==> flow/design.v <==
module ps2(clk_i,rst_i,ps2_clk_i,ps2_data_i,ps2_data_o,ps2_break_o,ps2_done_o);
	input			    clk_i;
	input			    rst_i;
	input			    ps2_clk_i;
	input 			  ps2_data_i;
	output[15:0]	ps2_data_o;
	output[1:0] 	ps2_break_o;
	output			  ps2_done_o;
	reg 			  ps2_clk_d1,ps2_clk_d2;
	reg[5:0]		st_ps2 = 0;
	reg[5:0]    st_dat = 0;
	reg[7:0]		ps2_data_r = 0;
	reg			    ps2_done_r = 0;
	reg[15:0]	  double_data_r;
	reg[1:0] 	  ma_br_r;
	reg			    data_done_r;
	wire			  ps2_clk_down;
	parameter   BREAK = 2'b01;
	parameter   MAKE =  2'b10;
assign ps2_clk_down = ~ps2_clk_d1 & ps2_clk_d2;
assign ps2_data_o   = double_data_r;
assign ps2_break_o  = ma_br_r;
assign ps2_done_o   = data_done_r;
always@(posedge clk_i or negedge rst_i) begin
	if(!rst_i)begin
		ps2_clk_d1 <= 0;
		ps2_clk_d2 <= 0;
	end
	else begin		
		ps2_clk_d1 <= ps2_clk_i;
		ps2_clk_d2 <= ps2_clk_d1;
	end	
end
always@(posedge clk_i or negedge rst_i) begin
	if(!rst_i)begin
		double_data_r <= 0;
		ma_br_r 	     <= 0;
		data_done_r   <= 0;
		st_dat	     <= 0;
	end
	else begin
		case(st_dat)
		0: begin		 
			if(ps2_data_r == 8'hf0 && ps2_done_r == 1) begin
				st_dat <= 1;
			end
			else if(ps2_data_r == 8'he0 && ps2_done_r == 1) begin
				st_dat <=  2;
			end
			else if(ps2_done_r == 1) begin
				ma_br_r <= MAKE;
				data_done_r <= 1;
				double_data_r[15:8] <= 8'h0;
				double_data_r[7:0] <= ps2_data_r[7:0];
				st_dat <= 0;		
			end
			else begin
				double_data_r <= 0;
				ma_br_r 	     <= 0;
				data_done_r   <= 0;
				st_dat	     <= 0;
			end
		end
		1: begin			 
			if(ps2_done_r == 1) begin
				ma_br_r <= BREAK;
				data_done_r <= 1;
				double_data_r[15:8] <= 8'h0;
				double_data_r[7:0] <= ps2_data_r[7:0];
				st_dat <= 0;
			end
		end
		2: begin			 
			if(ps2_data_r == 8'hf0 && ps2_done_r == 1) begin
				st_dat <= 3;			
			end
			else if(ps2_done_r == 1) begin
				ma_br_r <= MAKE;
				data_done_r <= 1;
				double_data_r[15:8] <= 8'he0;
				double_data_r[7:0] <= ps2_data_r[7:0];
				st_dat <= 0;				
			end
		end
		3: begin       
			if(ps2_done_r == 1) begin
				ma_br_r <= BREAK;
				data_done_r <= 1;
				double_data_r[15:8] <= 8'he0;
				double_data_r[7:0] <= ps2_data_r[7:0];
				st_dat <= 0;			
			end
		end
	   endcase
	end
end
always@(posedge clk_i or negedge rst_i) begin
	if(!rst_i)begin
		st_ps2 <= 0;
		ps2_data_r <= 0;
		ps2_done_r <= 0;
	end
	else begin
		case(st_ps2) 
			0: begin
				ps2_data_r <= 0;
				ps2_done_r <= 0;
				if(ps2_clk_down) begin
					st_ps2 <= st_ps2 + 1;
				end
			end
			1,2,3,4,5,6,7,8: begin
				if(ps2_clk_down) begin
					ps2_data_r[st_ps2 - 1] <= ps2_data_i;
					st_ps2 <= st_ps2 + 1;
				end
			end
			9: begin
				if(ps2_clk_down) begin
					st_ps2 <= st_ps2 + 1;
				end				
			end
			10: begin
				if(ps2_clk_down) begin
					st_ps2 <= 0;
					ps2_done_r <= 1;
				end				
			end
		endcase	
	end		
end		
endmodule
# Reports on ps2

The steps from the RTL of ps2 to its reports follow in flow order.
Lines are those of the file above, counted from 1.
Cell names lack the library's common part.
The mark - stands for no value.

Top module: ps2
Clock: clk_i
Standard-cell library: sky130hd
Timing corner: tt_025C_1v80

# Elaborated design

Yosys after proc, flatten, opt, wreduce and memory -nomap, before mapping. Memory bits, and registers merged into a memory's read port (data or address), are not among the register bits. Print and check cells are not counted. Equal cells are merged and count once.

Add/subtract/negate cells: 3
$mul: 0
Div/mod/pow operators: 0
Order comparisons: 0
Eq/ne operators: 24
Shifts and indexed selects: 2
Muxes and demuxes: 37
Bitwise logic cells: 5
Reduce/logical cells: 17

Operators with widths:

| cell                                                             | count |
| 8-bit 2-to-1 mux                                                 | 11 |
| 1-bit by 33-bit variable shift with 8-bit output                 | 1 |
| 1-bit by 33-bit variable shift with 8-bit output with constant A | 1 |
| 32-bit negation with 33-bit output                               | 1 |
| 8-bit case mux with 4-bit select                                 | 1 |
| 6-bit by 2-bit equality test with 1-bit output with constant B   | 4 |
| 6-bit by 3-bit equality test with 1-bit output with constant B   | 4 |
| 8-bit case mux with 3-bit select                                 | 1 |
| 6-bit 2-to-1 mux                                                 | 4 |
| 6-bit by 4-bit equality test with 1-bit output with constant B   | 3 |
| 6-bit case mux with 3-bit select                                 | 1 |
| 8-bit equality test with constant B                              | 2 |
| 8-bit case mux with 2-bit select                                 | 1 |
| 2-bit 2-to-1 mux                                                 | 8 |
| 2-bit inequality test with constant B                            | 7 |
| 6-bit by 1-bit equality test with 1-bit output with constant B   | 2 |
| 6-bit zero test                                                  | 2 |
| 6-bit case mux with 2-bit select                                 | 1 |
| 10-bit OR reduction                                              | 1 |
| 4-bit nonzero test                                               | 2 |
| 8-bit bitwise AND                                                | 1 |
| 8-bit OR                                                         | 1 |
| 8-bit NOT                                                        | 1 |
| 8-bit OR reduction                                               | 1 |
| 6-bit by 1-bit subtractor with 7-bit output with constant B      | 1 |
| 6-bit by 1-bit adder with 6-bit output with constant B           | 1 |
| 6-bit AND reduction                                              | 1 |
| 2-bit case mux with 3-bit select                                 | 1 |

Not listed: further kinds 13, cells in them 22.

Bits in registers: 42
Bits in latches: 0
Memory bits (writable): 0
Bits in read-only memories: 0
Clocked read ports x word width: 0
Memory cells: 0
Input port bits: 4
Word-level cells: 98

# Longest topological paths

Yosys ltp: most cells in a row. Word level: on the elaborated netlist, between registers, memories and ports. Mapped: between sequential cells and ports; inverters and the memories' decode and read muxes count.

Word-level depth: 8
ABC_AREA: 0
Gate-level depth with buffers: 16
Mapped depth without buffers: 13

# Mapped cells and area

Yosys stat after the flow's synthesis: flattened, memories mapped to cells. It holds for the ABC_AREA given above (unset counts as 0); a run with the other value may have another netlist.

Cells in the netlist: 224
Chip area (Yosys): 2160.8 um^2
Sequential area: 875.8 um^2
Mapped flip-flops: 35

Cell types:

| type     | count |
| dfrtp_1  | 35 |
| ha_1     | 13 |
| nor2b_1  | 13 |
| mux2_1   | 7 |
| nand3_1  | 15 |
| a22o_1   | 8 |
| buf_4    | 7 |
| nand4b_1 | 6 |
| nor2_1   | 12 |
| nand4_1  | 7 |
| clkbuf_1 | 11 |
| nand2_1  | 11 |
| o21ai_0  | 8 |
| xnor2_1  | 4 |
| xor2_1   | 4 |
| nor4_1   | 5 |
| a21oi_1  | 6 |
| and3_1   | 4 |

Other cell types: 29; their cells: 48.

# Path before layout

Source: OpenSTA report_checks on the synthesized netlist (no wires, ideal clock, input and output delay 20% of the period each), path of least setup slack; recovery checks are left aside. Register names are those of the netlist, which keeps one name where synthesis merged equal registers.

Path kind: reg2reg
Start: reg st_ps2[0]
End: reg ps2_data_r[1]
Clock period: 4990 ps
Setup time: 127 ps
Time at the first pin: 0 ps
Arrival: 4209 ps
Setup slack: 653 ps
Delay of the path: 4336 ps
Driving pins on the path: 16
Path buffers: 3
Synthesis period reached: 4337 ps

"delay of the path" is the arrival time less input delay plus setup time.
"driving pins on the path" counts driving pins, that of a launching flip-flop among them; a cell with two outputs on the path counts twice.
"synthesis period reached" is the clock period less the worst setup slack; recovery checks do not enter. This is arithmetic on one report: input and output delays are still those of the set period (20% each).
The rows between start and end are the longest chain of elaborated cells between them; the timing report does not say that the signal goes this way. Where chains are equally long, one stands for them.
Each line given opens the expression or statement behind the cell; cells for indexed reads and writes are added by Yosys, which also makes memories of some case tables.
A register here has more assigning lines than the two given.
Lines with a computed index may be missing from the assigning lines.

Cell sequence: dfrtp_1 > clkbuf_1 > inv_1 > ha_1 > buf_2 > or3b_1 > o31ai_1 > nand3_1 > ha_1 > or4_1 > nor4_1 > mux2_2 > and3_1 > clkbuf_1 > nand4b_1 > mux2_1
Length of the longest elaborated chain: 8

Ends and longest elaborated chain, post-synthesis:

| item                                             | line | text |
| start: declaration                               | 10   | `reg[5:0] st_ps2 = 0;` |
| start: assignment                                | 109  | `st_ps2 <= st_ps2 + 1;` |
| start: assignment                                | 115  | `st_ps2 <= st_ps2 + 1;` |
| 6-bit by 1-bit subtractor with 7-bit output      | 114  | `ps2_data_r[st_ps2 - 1] <= ps2_data_i;` |
| 32-bit negation with 33-bit output               | 114  |  |
| 1-bit by 33-bit variable shift with 8-bit output | 114  |  |
| 8-bit NOT                                        | 114  |  |
| 8-bit bitwise AND                                | 114  |  |
| 8-bit OR                                         | 114  |  |
| 8-bit 2-to-1 mux                                 | 113  | `if(ps2_clk_down) begin` |
| 8-bit case mux with 2-bit select                 | 104  | `case(st_ps2)` |
| end: assignment                                  | 100  | `ps2_data_r <= 0;` |
| end: assignment                                  | 106  | `ps2_data_r <= 0;` |
| end: declaration                                 | 12   | `reg[7:0] ps2_data_r = 0;` |

# Path in the finished layout

Path of least setup slack in the final report of job 1 (OpenROAD, finished layout, wires in). Where an end is a register, its clock arrival counts in the times.
The path's times are printed in steps of 10 ps; the period is the one set.

Path kind: reg2reg
Start: reg st_ps2[0]
End: reg ps2_data_r[7]
Clock period: 4590 ps
Setup time: 110 ps
Time at the first pin: 280 ps
Arrival: 3720 ps
Setup slack: 1040 ps
Driving pins on the path: 15
Path buffers: 2

The rows between start and end are the longest chain of elaborated cells between them; the timing report does not say that the signal goes this way. Where chains are equally long, one stands for them.
A register here has more assigning lines than the two given.
Lines with a computed index may be missing from the assigning lines.

Cell sequence: dfrtp_2 > buf_12 > inv_8 > ha_4 > or3b_4 > o31ai_4 > buf_6 > nand3_4 > ha_4 > or4bb_1 > nor4_2 > mux2_4 > and3_4 > nand4_1 > mux2_4
Length of the longest elaborated chain: 8

Ends and longest elaborated chain, post-layout:

| item                                             | line | text |
| start: declaration                               | 10   | `reg[5:0] st_ps2 = 0;` |
| start: assignment                                | 109  | `st_ps2 <= st_ps2 + 1;` |
| start: assignment                                | 115  | `st_ps2 <= st_ps2 + 1;` |
| 6-bit by 1-bit subtractor with 7-bit output      | 114  | `ps2_data_r[st_ps2 - 1] <= ps2_data_i;` |
| 32-bit negation with 33-bit output               | 114  |  |
| 1-bit by 33-bit variable shift with 8-bit output | 114  |  |
| 8-bit NOT                                        | 114  |  |
| 8-bit bitwise AND                                | 114  |  |
| 8-bit OR                                         | 114  |  |
| 8-bit 2-to-1 mux                                 | 113  | `if(ps2_clk_down) begin` |
| 8-bit case mux with 2-bit select                 | 104  | `case(st_ps2)` |
| end: assignment                                  | 100  | `ps2_data_r <= 0;` |
| end: assignment                                  | 106  | `ps2_data_r <= 0;` |
| end: declaration                                 | 12   | `reg[7:0] ps2_data_r = 0;` |

Stored flow runs of ps2 (2 of them; Yosys, OpenROAD, sky130hd). They differ in their settings and are not a sequence. Constraints: input delay and output delay 20% of the set period each, output load 0.01 pF.
Settings: n/a = not set for that run.

| setting or result                      | job 1  | job 2   |
| period_ns                              | 4.59   | 4.98    |
| SETUP_SLACK_MARGIN                     | 1.2    | 0.79    |
| CAP_MARGIN                             | 20     | 10      |
| CORE_MARGIN                            | 2      | 2       |
| CORE_UTILIZATION                       | 40     | 22      |
| SLEW_MARGIN                            | 20     | 20      |
| CELL_PAD_IN_SITES_GLOBAL_PLACEMENT     | n/a    | 1       |
| TNS_END_PERCENT                        | n/a    | 95      |
| ABC_AREA                               | n/a    | 0       |
| GPL_ROUTABILITY_DRIVEN                 | n/a    | 0       |
| chip area in the Yosys report (um^2)   | 2160.8 | 2160.8  |
| die area (um^2)                        | 6006.2 | 10630.6 |
| standard-cell area after layout (um^2) | 2807.7 | 2547.4  |
| utilization                            | 0.543  | 0.264   |
| worst setup slack after layout (ps)    | 1040   | 1013    |
| worst hold slack (ps)                  | 379    | 378     |
